==> flow/design.v <==
`timescale 1ns / 1ps
module baudGenerator #(  parameter CLK_FREQ  = 25000000,
                                  BAUD_RATE = 19200,
                                  WIDTH	   = 8 ) 
                      ( input clk, 
                        input reset, 
                        output max_tick
                      );
  parameter DVSR = CLK_FREQ/(16*BAUD_RATE);	 
  reg [WIDTH-1:0] count;
  always @(posedge clk, negedge reset)
		begin
			if(!reset)
				count <= {WIDTH{1'b0}};
          	else if(count == DVSR)
          		count <= {WIDTH{1'b0}};
          	else
              count <= count + 1;
		end
  assign max_tick = (count == DVSR)? 1'b1 : 1'b0; 
endmodule
`timescale 1ns / 1ps
module fifo_buf #(parameter 	WIDTH = 8,
				DEPTH = 8) 
                (input  clk, 
                 input  reset, 
                 input  wr_en, 
                 input  rd_en,  
                 output full, 
                 output empty, 
                 output not_empty,
                 input  [WIDTH-1:0] w_data, 
                 output [WIDTH-1:0] r_data);
  	reg [WIDTH-1:0] r_data;
	reg [WIDTH-1:0] mem [DEPTH-1:0]; 
	reg [$clog2(DEPTH):0] rd_ptr, wr_ptr; 		 
	integer i;
	always @(posedge clk, negedge reset)
		begin
			if(!reset)
				begin
					r_data <= 0;
				end
			else if(rd_en && (!empty)) 
				begin
					r_data <= mem[rd_ptr];
				end
		end
	always @(posedge clk, negedge reset)
		begin
			if(!reset)
				begin
					for(i=0; i<8; i=i+1)
						mem[i] <= 0;
				end
			else if(wr_en && (!full)) 
				begin
					mem[wr_ptr] <= w_data;
				end
		end
	always @(posedge clk, negedge reset)
		begin
			if(!reset)
				begin
					rd_ptr <= 0;
					wr_ptr <= 0;
				end
			else
				begin
					if(rd_en && (!empty))
						rd_ptr <= rd_ptr + 1;
					if(wr_en && (!full))
						wr_ptr <= wr_ptr + 1;
				end
		end
	assign full  = ((wr_ptr[$clog2(DEPTH)] != rd_ptr[$clog2(DEPTH)]) &&(wr_ptr[$clog2(DEPTH)-1:0] == rd_ptr[$clog2(DEPTH)-1:0]))? 1'b1 : 1'b0;
	assign empty = (wr_ptr == rd_ptr)? 1'b1 : 1'b0;
	assign not_empty = ~empty;
endmodule
`timescale 1ns / 1ps
module uart_rcvr #( parameter W = 8 )
                  (  input clk, 
                     input reset, 
                     input s_tick, 
                     input rx, 
                     input rd_uart, 
                     output [W-1:0] r_data, 
                     output rx_empty, 
                     output rx_full );
	wire [W-1:0]rx_dout;
	wire rx_done_tick;
	uart_rx UART_RX (	.clk(clk), 
						.reset(reset), 
						.rx(rx), 
						.s_tick(s_tick), 
						.rx_done_tick(rx_done_tick), 
						.dout(rx_dout)
					 );
	fifo_buf FIFO_RX (	.clk(clk), 
						.reset(reset), 
						.wr_en(rx_done_tick), 
						.rd_en(rd_uart), 
						.w_data(rx_dout), 
						.r_data(r_data), 
						.full(rx_full), 
						.empty(rx_empty),
						.not_empty()
					 );
endmodule
`timescale 1ns / 1ps
module uart_rx #(parameter DBIT = 8,
			                    SB_TICK = 16 )
               (  input clk, 
                  input reset, 
                  input rx, 
                  input s_tick, 
                  output rx_done_tick, 
                  output [7:0] dout );
	reg rx_done_tick;
	parameter [1:0] IDLE  = 2'b00,
					        START = 2'b01,
					        DATA  = 2'b10,
					        STOP  = 2'b11;	
	reg [1:0] cur_state, next_state;
	reg [7:0] b_reg, b_next;
	reg [2:0] n_reg, n_next;
	reg [3:0] s_reg, s_next;
	always @(posedge clk, negedge reset)
		begin
			if(!reset)
				begin
					cur_state <= IDLE;
					b_reg	<= 0;
					n_reg	<= 0;
					s_reg 	<= 0;
				end
			else
				begin
					cur_state <= next_state;
					b_reg <= b_next;
					n_reg <= n_next;
					s_reg <= s_next;
				end
		end
	always @(*)
		begin
			next_state = cur_state;
			rx_done_tick = 1'b0;
			s_next = s_reg;
			n_next = n_reg;
			b_next = b_reg;
			case(cur_state)
				IDLE	: begin 
							if(rx == 1'b0)
								begin
									next_state = START;
									s_next = 0;
								end
						  end
				START	: begin
							if(s_tick) 
								if(s_reg == 7)
									begin
										next_state = DATA;
										s_next = 0;
										n_next = 0;
									end
								else
									s_next = s_reg + 1;
						 end
				DATA	: begin
							if(s_tick)
								if(s_reg == 15)
									begin
										s_next = 0;
										b_next = {rx, b_reg[7:1]};
										if(n_reg == (DBIT-1))
											next_state = STOP;
										else
											n_next = n_reg + 1;
									end
								else
									s_next = s_reg + 1;
						 end
				STOP	: begin
							if(s_tick)
								if(s_reg == (SB_TICK-1))
									begin
										next_state = IDLE;
										rx_done_tick = 1'b1;
									end
								else
									s_next = s_reg + 1;
						  end
			endcase
		end
	assign dout = b_reg;
endmodule
`timescale 1ns / 1ps
module uart_top #(	parameter WIDTH = 8,
			                        BR = 115200,
  			                      CLK_FQ = 25000000)
                (  input clk, 
                   input reset,
                   input rd_uart, 
                   input wr_uart,
                   input rx,
                   input [WIDTH-1:0] w_data,
                   output [WIDTH-1:0] r_data,
                   output tx,
                   output rx_fifo_full, 
                   output rx_fifo_empty, 
                   output tx_fifo_full );
	wire tick;
  	baudGenerator #(.BAUD_RATE(BR),
                  	.CLK_FREQ(CLK_FQ),
                  	.WIDTH(WIDTH)
                   )  
  		   BAUD_GEN (	.clk(clk), 
				.reset(reset), 
				.max_tick(tick)
			 );
 	 uart_rcvr UART_RCVR (	.clk(clk), 
				.reset(reset), 
				.s_tick(tick), 
				.rx(rx), 
				.rd_uart(rd_uart), 
				.r_data(r_data),
				.rx_empty(rx_fifo_empty), 
				.rx_full(rx_fifo_full)
                        );
	uart_txmt UART_TXMT	(	.clk(clk), 
					.reset(reset), 
					.s_tick(tick), 
					.w_data(w_data), 
					.wr_uart(wr_uart), 
					.tx(tx), 
					.tx_full(tx_fifo_full)
				);
endmodule
`timescale 1ns / 1ps
module uart_tx #(parameter DBIT = 8,  
                           SB_TICK = 16)  
                (  input clk, 
                   input reset, 
                   input tx_start, 
                   input s_tick, 
                   input [7:0] din, 
                   output tx_done_tick, 
                   output tx );
	parameter [1:0] IDLE  = 2'b00,
					      START = 2'b01,
					      DATA  = 2'b10,
					      STOP  = 2'b11;
	reg [1:0] cur_state, next_state;
	reg [7:0] b_reg, b_next;
	reg [2:0] n_reg, n_next;
	reg [3:0] s_reg, s_next;
	reg tx_reg, tx_next;
  	reg tx_done_tick_reg, tx_done_tick_reg_next;
	always @(posedge clk, negedge reset)
		begin
			if(!reset)
				begin
					cur_state <= IDLE;
					b_reg	<= 0;
					n_reg	<= 0;
					s_reg 	<= 0;
					tx_reg  <= 1'b1;
                  	tx_done_tick_reg <= 1'b0;
				end
			else
				begin
					cur_state <= next_state;
					b_reg <= b_next;
					n_reg <= n_next;
					s_reg <= s_next;
					tx_reg <= tx_next;
					tx_done_tick_reg <= tx_done_tick_reg_next;
				end
		end
	always @(*)
		begin
			next_state = cur_state;
			tx_done_tick_reg_next = 1'b0;
			s_next = s_reg;
			n_next = n_reg;
			b_next = b_reg;
			tx_next = tx_reg;
			case(cur_state)
				IDLE	: begin 
							if(tx_start)
								begin
									next_state = START;
									s_next = 0;
								end
						  end
				START	: begin
							tx_next = 1'b0;
                  			if(s_tick) begin
								if(s_reg == 15)
									begin
                                      	b_next = din;
										next_state = DATA;
										s_next = 0;
										n_next = 0;
									end
								else
									s_next = s_reg + 1;
                            end
						 end
				DATA	: begin
							tx_next = b_reg[0];
                  			if(s_tick) begin
								if(s_reg == 15)
									begin
										s_next = 0;
										b_next = b_reg >> 1;
										if(n_reg == (DBIT-1))
											next_state = STOP;
										else
											n_next = n_reg + 1;
									end
								else
									s_next = s_reg + 1;
                            end
						 end
				STOP	: begin
							tx_next = 1'b1; 
                  			if(s_tick) begin
								if(s_reg == (SB_TICK-1))
									begin
										next_state = IDLE;
										tx_done_tick_reg_next = 1'b1;
									end
								else
									s_next = s_reg + 1;
                  			end
						  end
			endcase
		end	
  assign tx = tx_reg;
  assign tx_done_tick = ((reset!=0)&&(cur_state==IDLE))? 1'b1 : tx_done_tick_reg;
endmodule
`timescale 1ns / 1ps
module uart_txmt #(parameter 	WIDTH = 8, 
				                      DBIT = 8,			 
                              SB_TICK = 16)  
                  (  input clk, 
                     input reset, 
                     input s_tick, 
                     input [WIDTH-1:0] w_data, 
                     input wr_uart, 
                     output tx, 
                     output tx_full );
	wire [WIDTH-1:0]tx_din;
	wire tx_done_tick, tx_empty;
	wire tx_fifo_not_empty;  
	fifo_buf FIFO_TX ( .clk(clk), 
						.reset(reset), 
						.wr_en(wr_uart), 
						.rd_en(tx_done_tick), 
						.w_data(w_data), 
						.r_data(tx_din), 
						.full(tx_full), 
						.empty(),
						.not_empty(tx_fifo_not_empty)
					);
	uart_tx  #( 
				.DBIT(DBIT),			 
				.SB_TICK(SB_TICK)    
			  )
			UART_TX( 	.clk(clk), 
						.reset(reset), 
						.tx_start(tx_fifo_not_empty), 
						.s_tick(s_tick), 
						.din(tx_din), 
						.tx_done_tick(tx_done_tick), 
						.tx(tx)
					);
endmodule
Reports on uart_top
Tool output for the design above, in the order of the flow. Lines are those of the file above, counted from 1. Operators carry their Yosys type and port widths (W data, S select, Z words). Library cell names are shortened. Not given: n/a

Top module: uart_top. Clock: clk. Standard-cell library: sky130hd. Corner: tt_025C_1v80.

Word-level counts
Counts by Yosys on the flattened word-level netlist (proc, flatten, opt, wreduce). Print and check cells are left out. Cells with the same type and inputs are merged into one.

The figure for latch bits is 0. For memory cells the number is 0. Cells after elaboration: 227. Under register bits after elaboration stands 204. The entry for clocked read ports x word width reads 0. Memory bits (writable): 0. Under memory bits (read-only) stands 0. The entry for output and inout port bits reads 12. The entry for bits of input ports reads 13.

Under multiply operators stands 0. Under multiplexer cells stands 68. The figure for bitwise logic cells is 3. For div/mod/pow operators the number is 0. The entry for equality and inequality tests reads 67. The entry for magnitude comparators reads 0. Under shift operators stands 0. The figure for reductions and logical operators is 47. The entry for add/sub/neg operators reads 9.

Operator list (count): $pmux W8 S8 (2); $mux W8 (8); $eq A3 B3 Y1 const B (18); $mux W4 (12); $ne A2 B2 Y1 const B (20); $reduce_and A2 Y1 (16); $mux W2 (16); $mux W3 (10); $eq A3 B2 Y1 const B (8); $add A4 B1 Y4 const B (6); $reduce_and A8 Y1 (2); $pmux W8 S2 (1); $pmux W4 S4 (1); $pmux W2 S4 (2); $eq A3 B1 Y1 const B (4); $logic_not A3 Y1 (4); $reduce_and A6 Y1 (2); $pmux W4 S3 (1); $pmux W3 S2 (2); $reduce_and A5 Y1 (2); $mux W1 (10); $reduce_or A3 Y1 (3); $eq A2 B2 Y1 const B (4); $eq A4 B4 Y1 (2); $eq A4 B4 Y1 const B (2); $add A8 B1 Y8 const B (1); $eq A8 B4 Y1 const B (1); $logic_and A1 B1 Y1 (7).

Other operator kinds: 14; their cells: 27.

Depth
Yosys ltp: most cells in a row. Word level: on the elaborated netlist, between registers, memories and ports. Mapped: between sequential cells and ports; inverters and the memories' decode and read muxes count.

Under depth in word-level cells stands 6. ABC_AREA: 1. Under mapped depth stands 12. Under depth with buffers taken out stands 10.

Mapped cells and area
Yosys stat after the flow's synthesis: flattened, memories mapped to cells. It holds for the ABC_AREA given above (unset counts as 0); a run with the other value may have another netlist. The area totals of this step are shown rounded.

For synthesis area the number is 11000 um^2. Under flip-flop cells stands 208. The entry for cell count reads 1352. For buffer cells the number is 73. Under sequential area stands 5200 um^2.

Cell types: dfrtp_1 (count 205, area in all 5129.92 um^2); nand2_1 (count 552, area in all 2.07E+03 um^2); nand4_1 (count 138, area in all 863.328 um^2); nand3_1 (count 82, area in all 410.394 um^2); ha_1 (count 32, area in all 400.384 um^2); inv_1 (count 85, area in all 319.056 um^2); nor2_1 (count 59, area in all 221.462 um^2); o21ai_0 (count 44, area in all 220.211 um^2); buf_2 (count 28, area in all 140.134 um^2); clkbuf_1 (count 26, area in all 97.594 um^2); buf_6 (count 7, area in all 78.826 um^2); dfstp_2 (count 3, area in all 78.826 um^2); xnor2_1 (count 7, area in all 61.309 um^2); xor2_1 (count 7, area in all 61.309 um^2); and3_1 (count 9, area in all 56.304 um^2); or2_2 (count 9, area in all 56.304 um^2); clkbuf_2 (count 8, area in all 40.038 um^2); o22ai_1 (count 6, area in all 37.536 um^2).

Not listed: further types 20, cells in them 45.

Path before layout
OpenSTA on the mapped netlist: ideal clock, no wires. The path of least setup slack (recovery checks aside). Input and output delay are each 20% of the period. Register names are those of the netlist, which keeps one name where synthesis merged equal registers.

Kind: flip-flop to flip-flop. From: register UART_RCVR.FIFO_RX.rd_ptr[2]. To: register UART_RCVR.FIFO_RX.r_data[1]. Time at the first pin: 0.000 ns. Library setup time: 0.117 ns. For slack the number is 0.966 ns. The entry for delay of the path reads 2.055 ns. The entry for clock period reads 3.02 ns. Stages: 13. Required time: 2.903 ns. Arrival time: 1.938 ns. The figure for buffers on the path is 4. For period reached after synthesis the number is 2.054 ns.

"delay of the path" = arrival - input delay + setup time. "stages": output pins that drive a net of the path, with the launching flip-flop's if there is one; two outputs of one cell count as two. "period reached after synthesis" = period - worst setup slack (recovery checks aside). The figure is calculated, with input and output delays left at 20% of the set period. Between the ends stands the longest chain of elaborated cells between them, by number of cells; it is not shown to be the way that was timed. Of several equally long chains one is given. Each line given opens the expression or statement behind the cell; cells for indexed reads and writes are added by Yosys, which also makes memories of some case tables.

Path through: dfrtp_1 -> buf_2 -> clkinv_1 -> clkbuf_1 -> ha_1 -> buf_1 -> nor2_1 -> and3_1 -> clkbuf_1 -> nand2_1 -> nand3b_1 -> nand2_1 -> nand2_1. For length of the longest elaborated chain the number is 4. For elaborated cells on any way between the ends the number is 13. Those cells by class: 8 x eq/ne; 2 x mux; 3 x reduce/logical.

RTL lines, path after synthesis: start: declaration (RTL line 36) `reg [$clog2(DEPTH):0] rd_ptr, wr_ptr;`; start: assignment (RTL line 65) `rd_ptr <= 0;`; start: assignment (RTL line 71) `rd_ptr <= rd_ptr + 1;`; $eq A4 B4 Y1 (RTL line 77) `assign empty = (wr_ptr == rd_ptr)? 1'b1 : 1'b0;`; $mux W1 (RTL line 77); $logic_not A1 Y1 (RTL line 44) `else if(rd_en && (!empty))`; $logic_and A1 B1 Y1 (RTL line 44); end: assignment (RTL line 42) `r_data <= 0;`; end: assignment (RTL line 46) `r_data <= mem[rd_ptr];`; end: declaration (RTL line 33) `output [WIDTH-1:0] r_data);`.

Timing after layout
Path of least setup slack in the final report of entry B (OpenROAD, finished layout, wires in). Where an end is a register, its clock arrival counts in the times.

Kind: flip-flop to output port. From: register UART_TXMT.FIFO_TX.wr_ptr[0]. To: output port tx_fifo_full. Output delay: 0.79 ns. For slack the number is 0.74 ns. The entry for clock period reads 3.96 ns. The figure for buffers on the path is 1. Time at the first pin: 0.53 ns. Arrival time: 2.42 ns. Required time: 3.17 ns. Stages: 9.

Between the ends stands the longest chain of elaborated cells between them, by number of cells; it is not shown to be the way that was timed. Of several equally long chains one is given.

Path through: dfrtp_1 -> inv_1 -> nand2_1 -> nand2_1 -> nand2_1 -> nor2_1 -> nand2_2 -> inv_1 -> clkdlybuf4s50_1. For length of the longest elaborated chain the number is 3. For elaborated cells on any way between the ends the number is 3. The figure for source lines of those cells is 1. Those cells by class: 1 x eq/ne; 1 x mux; 1 x reduce/logical.

RTL lines, path post-layout: start: declaration (RTL line 36) `reg [$clog2(DEPTH):0] rd_ptr, wr_ptr;`; start: assignment (RTL line 66) `wr_ptr <= 0;`; start: assignment (RTL line 73) `wr_ptr <= wr_ptr + 1;`; $eq A3 B3 Y1 (RTL line 76) `assign full = ((wr_ptr[$clog2(DEPTH)] != rd_ptr[$clog2(DEPTH)]) &&(wr_ptr[$clog2(DEPTH)-1:0] == rd_ptr[$clog2( ...`; $logic_and A1 B1 Y1 (RTL line 76); $mux W1 (RTL line 76); end: declaration (RTL line 213) `output tx_fifo_full );`.

Wiki page: uart_top / flow data

Design uart_top on sky130hd. What follows are 2 stored runs of the flow, each under its own settings; their order means nothing. The constraints put input and output delay at 20% of the set period each and load the outputs with 0.01 pF. "reached clock period" is the run's clock period less its worst setup slack. It is reckoned from that one timing run; input and output delays stay at 20% of the period that was set. "time on the worst setup path" means the part of the period allowed to the worst setup path (the constraints hold back 20% at inputs and 20% at outputs) less its slack; where the path has registers, the arrival times of their clocks count too. Results are given in rounded form.

Entry A has these settings: period_ns 3.74; CORE_UTILIZATION 62; PLACE_DENSITY_LB_ADDON 0.06; HOLD_SLACK_MARGIN 0.24; CELL_PAD_IN_SITES_GLOBAL_PLACEMENT 3; CELL_PAD_IN_SITES_DETAIL_PLACEMENT 0; GPL_TIMING_DRIVEN 0; CTS_CLUSTER_DIAMETER 391; CAP_MARGIN 15; MIN_ROUTING_LAYER met1; CORE_MARGIN 2; SLEW_MARGIN 20. Outcome: stopped before the end: placement reported FLW-0024.

Entry B has these settings: period_ns 3.96; CORE_UTILIZATION 15; SETUP_SLACK_MARGIN -0.06; PLACE_DENSITY 0.91; CORE_MARGIN 5; CELL_PAD_IN_SITES_DETAIL_PLACEMENT 2; ABC_AREA 1; GPL_ROUTABILITY_DRIVEN 1; CTS_CLUSTER_DIAMETER 236; CAP_MARGIN 20; SLEW_MARGIN 20. The area of the synthesized netlist reads 11000 um^2. The area of the standard cells in the finished layout reads 13000 um^2. The setup TNS reads 0.000 ns. The measured time on the worst setup path is 2.42 ns. Critical path type: flip-flop to output port. The measured worst setup slack after layout is 0.74 ns. The area of the die is 76000 um^2. The reached clock period stands at 3.215 ns.
